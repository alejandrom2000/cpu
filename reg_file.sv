==> flow/design.v <==
module RegFile #(parameter W=8, A=2)(		  
  input                Clk,
                       Reset,
                       WriteEn,
                       MovEn,
                       Shift,
  input        [A-1:0] RaddrA,				  
                       RaddrB,
                        RaddrC,
                       Waddr,
  input        [W-1:0] DataIn,
  output       [W-1:0] DataOutA,			  
  output logic [W-1:0] DataOutB,		    
  output logic [W-1:0] DataOutC
  );
logic [W-1:0] Registers[4];	              
always_ff @ (posedge Clk) begin
  if (Reset) begin
    Registers[0] <= '0;
    Registers[1] <= '0;
    Registers[2] <= '0;
    Registers[3] <= '0;
  end else if (MovEn) begin	   
    Registers[Waddr][3:0] <= {RaddrA, RaddrB};                          
  end else if (WriteEn) begin   
    Registers[Waddr] <= DataIn;
  end
end
assign      DataOutA = Shift ? Registers[RaddrC]: Registers[RaddrA];
always_comb DataOutB = Shift ? {RaddrA, RaddrB} : Registers[RaddrB];     
always_comb DataOutC = Registers[RaddrC];
endmodule
* From RTL to reports: RegFile
What the tools print for RegFile, step after step.
Lines are those of the file above, counted from 1.
A cell with n/a has no value.
- Top :: RegFile
- Clock :: Clk
- Standard-cell library :: sky130hd
- Library corner :: tt_025C_1v80

* Word level
Source: Yosys, flattened and elaborated, memories not mapped. Widths are those after wreduce; folded enables and synchronous resets count as part of the registers. Registers that Yosys merges into a memory's read port (data or address) are not register bits. Print and check cells do not count. Equal cells are merged and count once.
Yosys's memory passes give these memory sizes; they may raise the number of words (mostly to a power of two), join words into wider ones and drop unused or constant bits.
- Mux-type cells :: 17
- Bitwise gates (word level) :: 1
- Reduce/logical cells :: 1
** Operators with widths (number)
- 8-bit two-way mux :: 8
- 8-bit OR reduction :: 1
- 1-bit two-way mux :: 6
- 4-bit two-way mux :: 1
- 2-bit two-way mux :: 2
- 1-bit bitwise OR :: 1
- Memories :: 1
- Bits in registers :: 0
- Word-level cells :: 20
- RAM bits :: 32
- Output and inout port bits :: 24
- Input bits :: 21
** Memories
- Registers :: depth 4, width 8, RTL line 16 : logic [W-1:0] Registers[4];

* Logic depth
Depth = most cells in a row (Yosys ltp): at word level without a register or memory, in the mapped netlist without a sequential cell, where the memories' decode and read muxes count.
- Depth in word-level cells :: 6
- ABC_AREA :: 0
- Depth in mapped cells :: 5
- Mapped depth without buffers :: 3

* Netlist
The flow's flattened synthesis, as Yosys stat reports it; memories are mapped. The netlist is that of the ABC_AREA named above (0 if unset); the other value can give another one.
Totals and module areas in this step are rounded.
** Cell types
- sky130_fd_sc_hd__edfxtp_1 :: number 32, area in all 960.922 um^2
- sky130_fd_sc_hd__mux4_2 :: number 9, area in all 202.694 um^2
- sky130_fd_sc_hd__mux2i_1 :: number 18, area in all 180.173 um^2
- sky130_fd_sc_hd__mux4_1 :: number 5, area in all 131.376 um^2
- sky130_fd_sc_hd__nor2_1 :: number 21, area in all 78.826 um^2
- sky130_fd_sc_hd__o221ai_1 :: number 8, area in all 70.067 um^2
- sky130_fd_sc_hd__nand3b_1 :: number 8, area in all 60.058 um^2
- sky130_fd_sc_hd__nand2_1 :: number 14, area in all 52.55 um^2
- sky130_fd_sc_hd__mux2_2 :: number 4, area in all 45.043 um^2
- sky130_fd_sc_hd__nand2b_1 :: number 6, area in all 37.536 um^2
- sky130_fd_sc_hd__nor2b_1 :: number 5, area in all 31.28 um^2
- sky130_fd_sc_hd__a21o_1 :: number 4, area in all 30.029 um^2
- sky130_fd_sc_hd__nor3b_1 :: number 4, area in all 30.029 um^2
- sky130_fd_sc_hd__o21bai_1 :: number 4, area in all 30.029 um^2
- sky130_fd_sc_hd__buf_6 :: number 2, area in all 22.522 um^2
- sky130_fd_sc_hd__clkbuf_1 :: number 6, area in all 22.522 um^2
- sky130_fd_sc_hd__buf_2 :: number 4, area in all 20.019 um^2
- sky130_fd_sc_hd__nor3_1 :: number 4, area in all 20.019 um^2
Not listed: further types 12, cells in them 20.
- Mapped cells :: 178
- Cell area after synthesis :: 2148 um^2
- Buffer cells :: 16
- Sequential part of the area :: 960.9 um^2
- Flip-flop cells :: 32

* Timing after synthesis
OpenSTA on the mapped netlist: ideal clock, no wires. The path of least setup slack (recovery checks aside). Input and output delay are each 20% of the period. Register names are those of the netlist, which keeps one name where synthesis merged equal registers.
- Path kind :: input -> output
- Start point :: input RaddrC[0]
- End point :: output DataOutA[2]
- Path delay :: 0.969 ns
- Path buffers :: 1
- Clock period :: 1.95 ns
- Slack :: 0.201 ns
- Launch time at the first pin :: 0.390 ns
- Data arrival time :: 1.359 ns
- External output delay :: 0.390 ns
- External input delay :: 0.390 ns
- Data required time :: 1.560 ns
- Driving pins on the path :: 4
- Synthesis period reached :: 1.749 ns
"path delay" = arrival - input delay + setup time.
At an output port there is no setup time.
"driving pins on the path" counts driving pins, that of a launching flip-flop among them; a cell with two outputs on the path counts twice.
"synthesis period reached" is the clock period less the worst setup slack; recovery checks do not enter. This is arithmetic on one report: input and output delays are still those of the set period (20% each).
Between the ends stands the longest chain of elaborated cells between them, by number of cells; it is not shown to be the way that was timed. Of several equally long chains one is given.
Each line given opens the expression or statement behind the cell; cells for indexed reads and writes are added by Yosys, which also makes memories of some case tables.
A memory read counts as a cell of the chain, while the word-level depth stops at memories.
- Path through :: sky130_fd_sc_hd__buf_4 sky130_fd_sc_hd__mux4_2 sky130_fd_sc_hd__nand2_1 sky130_fd_sc_hd__o221ai_1
- Length of the longest elaborated chain :: 2
- Elaborated cells on any way between the ends :: 2
- RTL lines with such cells :: 2
- Classes of those cells :: mux: 1; memory: 1
** Ends and longest elaborated chain, after synthesis
- start: declaration :: RTL line 9 : RaddrC,
- memory 4 x 8 bit :: RTL line 16 : logic [W-1:0] Registers[4];
- 8-bit two-way mux :: RTL line 29 : assign      DataOutA = Shift ? Registers[RaddrC]: Registers[RaddrA];
- end: declaration :: RTL line 12 : output [W-1:0] DataOutA,
Nets of the timed path that keep an RTL name, with a line that drives or declares them; the list need not be complete.
** Nets with RTL names, path after synthesis
- DataOutC[2] :: RTL line 31 : always_comb DataOutC = Registers[RaddrC];

* Path in the finished layout
Path of least setup slack in the final report of run A (OpenROAD, finished layout, wires in). Where an end is a register, its clock arrival counts in the times.
- Path kind :: register -> output
- Start point :: memory Registers[2][2]
- End point :: output DataOutA[2]
- Data arrival time :: 1.80 ns
- Path buffers :: 2
- Clock period :: 2.05 ns
- Driving pins on the path :: 6
- Launch time at the first pin :: 0.29 ns
- External output delay :: 0.41 ns
- Slack :: -0.16 ns
- Data required time :: 1.64 ns
Between the ends stands the longest chain of elaborated cells between them, by number of cells; it is not shown to be the way that was timed. Of several equally long chains one is given.
A memory read counts as a cell of the chain, while the word-level depth stops at memories.
- Path through :: sky130_fd_sc_hd__edfxtp_1 sky130_fd_sc_hd__buf_6 sky130_fd_sc_hd__mux4_2 sky130_fd_sc_hd__nand2_2 sky130_fd_sc_hd__o221ai_2 sky130_fd_sc_hd__buf_2
- Length of the longest elaborated chain :: 2
- Elaborated cells on any way between the ends :: 2
- RTL lines with such cells :: 2
- Classes of those cells :: mux: 1; memory: 1
** Ends and longest elaborated chain, post-layout
- start: declaration :: RTL line 16 : logic [W-1:0] Registers[4];
- memory 4 x 8 bit :: RTL line 16
- 8-bit two-way mux :: RTL line 29 : assign      DataOutA = Shift ? Registers[RaddrC]: Registers[RaddrA];
- end: declaration :: RTL line 12 : output [W-1:0] DataOutA,

Ticket comment

Module RegFile, platform sky130hd: 2 stored runs of the flow (Yosys, OpenROAD) with differing settings, in no particular order. Input and output delays are each 20% of the period that was set; the output load is 0.01 pF.
"period achieved": clock period set for the run, less the worst setup slack. It is reckoned from that one timing run; input and output delays stay at 20% of the period that was set.
"worst path time" = time allowed to the worst setup path (clock period - input delay - output delay, where it has them) - its slack; a late launch clock adds to it, a late capture clock takes from it.
"power consumption" rests on the timing tool's default activity at the inputs, not on a simulated workload.
The measured numbers are rounded.

* Run A
** Files
==> flow/run.sh <==
#!/bin/bash
# the make line also repeats the synthesis and layout settings of config.mk as NAME=value (left out here)
make -C /OpenROAD-flow-scripts/flow DESIGN_CONFIG=/design/flow/config.mk WORK_HOME=/design/flow/orfs CLKGATE_MAP_FILE= finish
==> flow/config.mk <==
export PLATFORM = sky130hd
export DESIGN_NAME = RegFile
export DESIGN_NICKNAME = RegFile
export VERILOG_FILES = /design/flow/design.v
export SDC_FILE = /design/flow/constraint.sdc
export NUM_CORES = 4
export LEC_CHECK = 0
export ABC_AREA = 0
export CAP_MARGIN = 20
export CELL_PAD_IN_SITES_DETAIL_PLACEMENT = 2
export CORE_MARGIN = 2
export CORE_UTILIZATION = 30
export CTS_CLUSTER_DIAMETER = 83
export MAX_ROUTING_LAYER = met4
export MIN_ROUTING_LAYER = met1
export PLACE_DENSITY = 0.84
export SLEW_MARGIN = 20
==> flow/constraint.sdc <==
create_clock -name core_clock -period 2.05 [get_ports {Clk}]
set_input_delay 0.4100 -clock core_clock [delete_from_list [all_inputs] [get_ports {Clk}]]
set_output_delay 0.4100 -clock core_clock [all_outputs]
set_load 0.01 [all_outputs]
** Results
- Lowest setup slack :: -0.163 ns
- Power consumption :: 2049 uW
- Worst hold slack :: 0.845 ns
- Utilization after routing :: 0.46
- Total die area :: 7854 um^2
- Post-synthesis cell area :: 2148 um^2
- Period achieved :: 2.213 ns
- Standard-cell area of the final layout :: 3161 um^2
- Worst path time :: 1.80 ns
- Type of the worst setup path :: register -> output
- Total negative slack on setup checks :: -0.467 ns

* Run B
** Files
==> flow/run.sh <==
#!/bin/bash
# the make line also repeats the synthesis and layout settings of config.mk as NAME=value (left out here)
make -C /OpenROAD-flow-scripts/flow DESIGN_CONFIG=/design/flow/config.mk WORK_HOME=/design/flow/orfs CLKGATE_MAP_FILE= finish
==> flow/config.mk <==
export PLATFORM = sky130hd
export DESIGN_NAME = RegFile
export DESIGN_NICKNAME = RegFile
export VERILOG_FILES = /design/flow/design.v
export SDC_FILE = /design/flow/constraint.sdc
export NUM_CORES = 4
export LEC_CHECK = 0
export CAP_MARGIN = 20
export CELL_PAD_IN_SITES_DETAIL_PLACEMENT = 0
export CELL_PAD_IN_SITES_GLOBAL_PLACEMENT = 0
export CORE_ASPECT_RATIO = 0.71
export CORE_MARGIN = 8
export CORE_UTILIZATION = 49
export GPL_TIMING_DRIVEN = 0
export PLACE_DENSITY_LB_ADDON = 0.17
export SLEW_MARGIN = 20
==> flow/constraint.sdc <==
create_clock -name core_clock -period 1.84 [get_ports {Clk}]
set_input_delay 0.3680 -clock core_clock [delete_from_list [all_inputs] [get_ports {Clk}]]
set_output_delay 0.3680 -clock core_clock [all_outputs]
set_load 0.01 [all_outputs]
** Results
- Lowest setup slack :: -0.145 ns
- Power consumption :: 2091 uW
- Worst hold slack :: 0.405 ns
- Utilization after routing :: 0.673
- Total die area :: 6790 um^2
- Post-synthesis cell area :: 2148 um^2
- Period achieved :: 1.985 ns
- Standard-cell area of the final layout :: 2864 um^2
- Worst path time :: 1.62 ns
- Type of the worst setup path :: register -> output
- Total negative slack on setup checks :: -0.970 ns
